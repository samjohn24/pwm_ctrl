==> flow/design.v <==
module pwm_ctrl #(
  parameter 	NUM_CH = 8,
  parameter 	CNT_WIDTH = 16
)(
  input clock, 
  input resetn, 
  input read, 
  input write, 
  input [5:0] address,
  input chipselect,
  input [3:0] byteenable,
  input [31:0] writedata,
  output [31:0] readdata,
  output logic [NUM_CH-1:0] 	pwm_out_ff
);
localparam CTRL_1_REG_ADDR   = 10'h0;
localparam CTRL_2_REG_ADDR   = 10'h1;
localparam CH_CTRL_REG_ADDR  = 10'h2;
logic [NUM_CH-1:0]      ch_en_ff;
logic [CNT_WIDTH-1:0]   cnt_max_ff;
logic [CNT_WIDTH-1:0]   ch_duty_ff [NUM_CH-1:0];
logic [CNT_WIDTH-1:0]   cnt_ff;
integer i, k, l;
genvar j;
logic [3:0] local_byteenable;
logic ctrl_1_reg_sel;
logic ctrl_2_reg_sel;
logic [NUM_CH-1:0] ch_duty_n_reg_sel;
logic [31:0] ctrl_1_read_data;
logic [31:0] ctrl_2_read_data;
logic [31:0] ch_duty_n_read_data;
logic [31:0] byteenable_ext;
logic [63:0] byteenable_ext_2;
assign ctrl_1_reg_sel   = address == CTRL_1_REG_ADDR;
assign ctrl_2_reg_sel   = address == CTRL_2_REG_ADDR;
always_comb
for (i = 0; i < NUM_CH ; i=i+1)
  begin
  ch_duty_n_reg_sel[i]  = address == (CH_CTRL_REG_ADDR + i);
  end
assign local_byteenable = (chipselect & write) ? byteenable : 4'd0;
assign readdata = (ctrl_1_read_data   & {32{ctrl_1_reg_sel}}) |
		  (ctrl_2_read_data   & {32{ctrl_2_reg_sel}}) |
		  ch_duty_n_read_data ;
assign byteenable_ext = {{8{local_byteenable[3]}},
			 {8{local_byteenable[2]}},
			 {8{local_byteenable[1]}},
			 {8{local_byteenable[0]}}};
always_ff@(posedge clock, negedge resetn)
  if (!resetn)
    cnt_max_ff <= {CNT_WIDTH{1'b1}};
  else if (ctrl_1_reg_sel)
    cnt_max_ff <=  ~byteenable_ext & cnt_max_ff |
                    byteenable_ext & writedata;		  
assign ctrl_1_read_data = cnt_max_ff;
always_ff@(posedge clock, negedge resetn)
  if (!resetn)
    ch_en_ff <= {NUM_CH{1'b0}};
  else if (ctrl_2_reg_sel)
    ch_en_ff <= ~byteenable_ext & ch_en_ff | 
          	 byteenable_ext & writedata;
assign ctrl_2_read_data = ch_en_ff;
generate
  for (j=0; j<NUM_CH; j=j+1) 
  begin: ch_duty
    always_ff@(posedge clock, negedge resetn)
    begin
      if (!resetn)
        ch_duty_ff[j] <= {CNT_WIDTH{1'b0}};
      else if (ch_duty_n_reg_sel[j])
        ch_duty_ff[j] <= ~byteenable_ext & ch_duty_ff[j] | 
          	          byteenable_ext & writedata;
    end
  end
endgenerate
always_comb
begin
  ch_duty_n_read_data = 32'd0;
  for (k=0; k<NUM_CH; k=k+1)
     ch_duty_n_read_data = ch_duty_n_read_data | 
			   ({{{32-CNT_WIDTH}{1'b0}},ch_duty_ff[k]} &
			   {32{ch_duty_n_reg_sel[k]}});
end
always_ff@(posedge clock, negedge resetn)
  if (!resetn)
    cnt_ff <= 'd0;
  else if (!(|ch_en_ff) || cnt_ff == cnt_max_ff)
    cnt_ff <= 'd0;
  else 
    cnt_ff <= cnt_ff + 1;
always_ff@(posedge clock, negedge resetn)
  if (!resetn)
    pwm_out_ff <= {NUM_CH{1'b0}};
  else for (l=0; l<NUM_CH; l=l+1) 
    pwm_out_ff[l] <= (cnt_ff < ch_duty_ff[l]) && ch_en_ff[l];
endmodule
## Reports on pwm_ctrl

The steps from the RTL of pwm_ctrl to its reports follow in flow order.
Line numbers count from 1 in the design file above.
Operators carry their Yosys type and port widths (W data, S select, Z words).
Library cell names are shortened.
The mark n/a stands for no value.

| design | value |
|---|---|
| top | pwm_ctrl |
| clock port | clock |
| standard-cell library | sky130hd |
| library corner | tt_025C_1v80 |

## Elaborated design

Source: Yosys, flattened and elaborated. Widths are those after wreduce; folded enables and synchronous resets count as part of the registers. Registers that Yosys merges into a memory's read port (data or address) are not register bits. Print and check cells do not count. Equal cells are merged and count once.

| word-level totals | value |
|---|---|
| input port bits | 47 |
| register bits after elaboration | 176 |
| output and inout port bits | 40 |
| word-level cells | 87 |

| operators by class | value |
|---|---|
| reductions and logical operators | 12 |
| order comparisons | 8 |
| $add $sub $neg | 1 |
| multiplexer cells | 2 |
| bitwise operators | 42 |
| equality and inequality tests | 10 |

Operator list:

| kind | count |
|---|---|
| $and A16 B32 Y32 | 9 |
| $or A32 B32 Y32 | 9 |
| $and A16 B16 Y16 | 10 |
| $or A16 B16 Y16 | 9 |
| $lt A16 B16 Y1 | 8 |
| $and A8 B32 Y32 | 1 |
| $eq A6 B3 Y1 const B | 4 |
| $add A16 B1 Y16 const B | 1 |
| $eq A16 B16 Y1 | 1 |
| $not A16 Y16 | 1 |
| $mux W16 | 1 |
| $eq A6 B2 Y1 const B | 2 |
| $eq A6 B4 Y1 const B | 2 |
| $logic_and A1 B1 Y1 | 8 |
| $and A8 B8 Y8 | 1 |
| $or A8 B8 Y8 | 1 |
| $reduce_or A8 Y1 | 1 |
| $eq A6 B1 Y1 const B | 1 |
| $logic_not A6 Y1 | 1 |
| $mux W2 | 1 |
| $and A1 B1 Y1 | 1 |
| $logic_or A1 B1 Y1 | 1 |
| $logic_not A1 Y1 | 1 |

## Depth

Longest topological path by Yosys (ltp), each cell counted once; first at word level (registers and memories cut), then after technology mapping (sequential cells cut; the memories' decode and read muxes count).

| logic depth | value |
|---|---|
| depth after elaboration | 10 |
| ABC_AREA | 0 |
| depth in mapped cells | 9 |
| gate-level depth less buffers | 7 |

## Netlist

Yosys stat after the flow's synthesis: flattened, memories mapped to cells. It holds for the ABC_AREA given above (unset counts as 0); a run with the other value may have another netlist.
The area totals of this step are shown rounded.

| mapped netlist | value |
|---|---|
| mapped cells | 1004 |
| buffer cells | 49 |
| sequential area | 0.00442 mm^2 |
| flip-flops | 176 |
| mapped area | 0.0109 mm^2 |

Cells by type:

| cell type | count | total area (um^2) |
|---|---|---|
| dfrtp_1 | 160 | 4003.84 |
| mux2_2 | 136 | 1.53E+03 |
| ha_1 | 121 | 1.51E+03 |
| inv_1 | 126 | 472.954 |
| dfstp_2 | 16 | 420.403 |
| a22oi_1 | 32 | 240.23 |
| xor2_1 | 23 | 201.443 |
| a221oi_1 | 20 | 175.168 |
| nand4_1 | 26 | 162.656 |
| a22o_1 | 18 | 157.651 |
| buf_4 | 20 | 150.144 |
| nand2_1 | 39 | 146.39 |
| o21ai_0 | 27 | 135.13 |
| a21oi_1 | 26 | 130.125 |
| nand3_1 | 25 | 125.12 |
| a21o_1 | 12 | 90.086 |
| nor2_1 | 23 | 86.333 |
| nand2b_1 | 13 | 81.328 |

Other cell types: 36; their cells: 141.

## Timing after synthesis

Path of least setup slack by OpenSTA after synthesis, without wires, with an ideal clock, recovery checks aside; 20% of the period is set as input and as output delay. Where synthesis merged equal registers, the netlist keeps one of their names.

| path post-synthesis | value |
|---|---|
| path type | input to output |
| start point | input address[2] |
| end point | output readdata[3] |
| delay of the path | 1237 ps |
| data arrival time | 1717 ps |
| input delay | 480 ps |
| stages | 7 |
| slack | 203 ps |
| data required time | 1920 ps |
| time at the first pin | 480 ps |
| clock period | 2400 ps |
| buffers on the path | 2 |
| output delay | 480 ps |
| synthesis period reached | 2197 ps |

"delay of the path" = arrival - input delay + setup time.
A path that ends at an output port has no setup time.
"stages" counts driving pins, that of a launching flip-flop among them; a cell with two outputs on the path counts twice.
"synthesis period reached" = period - worst setup slack (recovery checks aside). The figure is calculated, with input and output delays left at 20% of the set period.
The rows between start and end are the longest chain of elaborated cells between them; the timing report does not say that the signal goes this way. Where chains are equally long, one stands for them.
A line is the first line of the expression or statement that the cell stems from. Yosys adds cells for indexed reads and writes and turns some case tables into memories.

| on the way, post-synthesis | value |
|---|---|
| cells stage by stage | nor3_2 -> nand2b_1 -> buf_6 -> nor3b_4 -> buf_4 -> a22oi_1 -> nand4_1 |
| cells in the longest elaborated chain | 10 |
| elaborated cells on any way between the ends | 29 |
| RTL lines with such cells | 7 |
| those cells by class | eq/ne (9); logic (19); reduce/logical (1) |

RTL lines, path post-synthesis:

| item | RTL line | RTL |
|---|---|---|
| start: declaration | 9 | `input [5:0] address,` |
| $eq A6 B2 Y1 | 39 | `ch_duty_n_reg_sel[i]  = address == (CH_CTRL_REG_ADDR + i);` |
| $and A16 B32 Y32 | 81 | `({{{32-CNT_WIDTH}{1'b0}},ch_duty_ff[k]} &` |
| $or A32 B32 Y32 x7 | 80 | `ch_duty_n_read_data = ch_duty_n_read_data \|` |
| $or A32 B32 Y32 | 42 | `assign readdata = (ctrl_1_read_data   & {32{ctrl_1_reg_sel}}) \|` |
| end: declaration | 13 | `output [31:0] readdata,` |

## Worst path after layout

From the final timing report of run 1: the path of least setup slack in the routed layout; clock arrival at registers is part of the times.
The report prints the path's times to 10 ps; the period is as set.

| path after layout | value |
|---|---|
| path type | input to output |
| start point | input address[2] |
| end point | output readdata[3] |
| data arrival time | 1950 ps |
| data required time | 1650 ps |
| buffers on the path | 4 |
| input delay | 410 ps |
| slack | -310 ps |
| clock period | 2060 ps |
| stages | 8 |
| output delay | 410 ps |
| time at the first pin | 410 ps |

The rows between start and end are the longest chain of elaborated cells between them; the timing report does not say that the signal goes this way. Where chains are equally long, one stands for them.

| on the way, after layout | value |
|---|---|
| cells stage by stage | buf_8 -> nor4b_4 -> and3b_2 -> buf_16 -> buf_4 -> a221oi_2 -> nand4_1 -> buf_2 |
| cells in the longest elaborated chain | 10 |
| elaborated cells on any way between the ends | 29 |
| RTL lines with such cells | 7 |
| those cells by class | eq/ne (9); logic (19); reduce/logical (1) |

RTL lines, path after layout:

| item | RTL line | RTL |
|---|---|---|
| start: declaration | 9 | `input [5:0] address,` |
| $eq A6 B2 Y1 | 39 | `ch_duty_n_reg_sel[i]  = address == (CH_CTRL_REG_ADDR + i);` |
| $and A16 B32 Y32 | 81 | `({{{32-CNT_WIDTH}{1'b0}},ch_duty_ff[k]} &` |
| $or A32 B32 Y32 x7 | 80 | `ch_duty_n_read_data = ch_duty_n_read_data \|` |
| $or A32 B32 Y32 | 42 | `assign readdata = (ctrl_1_read_data   & {32{ctrl_1_reg_sel}}) \|` |
| end: declaration | 13 | `output [31:0] readdata,` |

Memo
Re: implementation data of pwm_ctrl

Record of 2 stored runs of the RTL-to-layout flow on pwm_ctrl, platform sky130hd. The runs are unordered. Constraints: input delay and output delay 20% of the set period each, output load 0.01 pF.
"reached clock period": clock period set for the run, less the worst setup slack. It is reckoned from that one timing run; input and output delays stay at 20% of the period that was set.
"critical setup path time" means the part of the period allowed to the worst setup path (the constraints hold back 20% at inputs and 20% at outputs) less its slack; where the path has registers, the arrival times of their clocks count too.
By "total power of the final layout" is meant OpenSTA's value without simulated activity: inputs other than the clock are taken to toggle once in ten clock periods, and the tool carries that through the logic.
"critical setup path time" is known to 10 ps.
Values from the reports are rounded here.

#### Run 1

| setting | value |
|---|---|
| period_ns | `2.06` |
| CORE_UTILIZATION | `31` |
| PLACE_DENSITY_LB_ADDON | `0.29` |
| CORE_ASPECT_RATIO | `0.96` |
| CELL_PAD_IN_SITES_GLOBAL_PLACEMENT | `3` |
| CELL_PAD_IN_SITES_DETAIL_PLACEMENT | `2` |
| GPL_TIMING_DRIVEN | `1` |
| CTS_CLUSTER_SIZE | `89` |
| CAP_MARGIN | `20` |
| CORE_MARGIN | `2` |
| SLEW_MARGIN | `20` |

| result | value |
|---|---|
| chip area after synthesis (Yosys) | 0.0109 mm^2 |
| reached clock period | 2366 ps |
| critical setup path time | 1540 ps |
| class of the worst setup path | input to output |
| worst setup slack after layout | -306 ps |
| utilization in the final report | 41.3 % |
| setup TNS | -4250 ps |
| area of the standard cells in the finished layout | 0.0144 mm^2 |
| die footprint | 0.0366 mm^2 |
| total power of the final layout | 8950 µW |

#### Run 2

| setting | value |
|---|---|
| period_ns | `1.62` |
| CORE_UTILIZATION | `68` |
| PLACE_DENSITY | `0.54` |
| CORE_MARGIN | `6` |
| CELL_PAD_IN_SITES_GLOBAL_PLACEMENT | `3` |
| CELL_PAD_IN_SITES_DETAIL_PLACEMENT | `0` |
| GPL_ROUTABILITY_DRIVEN | `1` |
| CTS_CLUSTER_DIAMETER | `223` |
| SLEW_MARGIN | `20` |
| MAX_ROUTING_LAYER | `met5` |
| CAP_MARGIN | `20` |

No results, placement failed with GPL-0301.
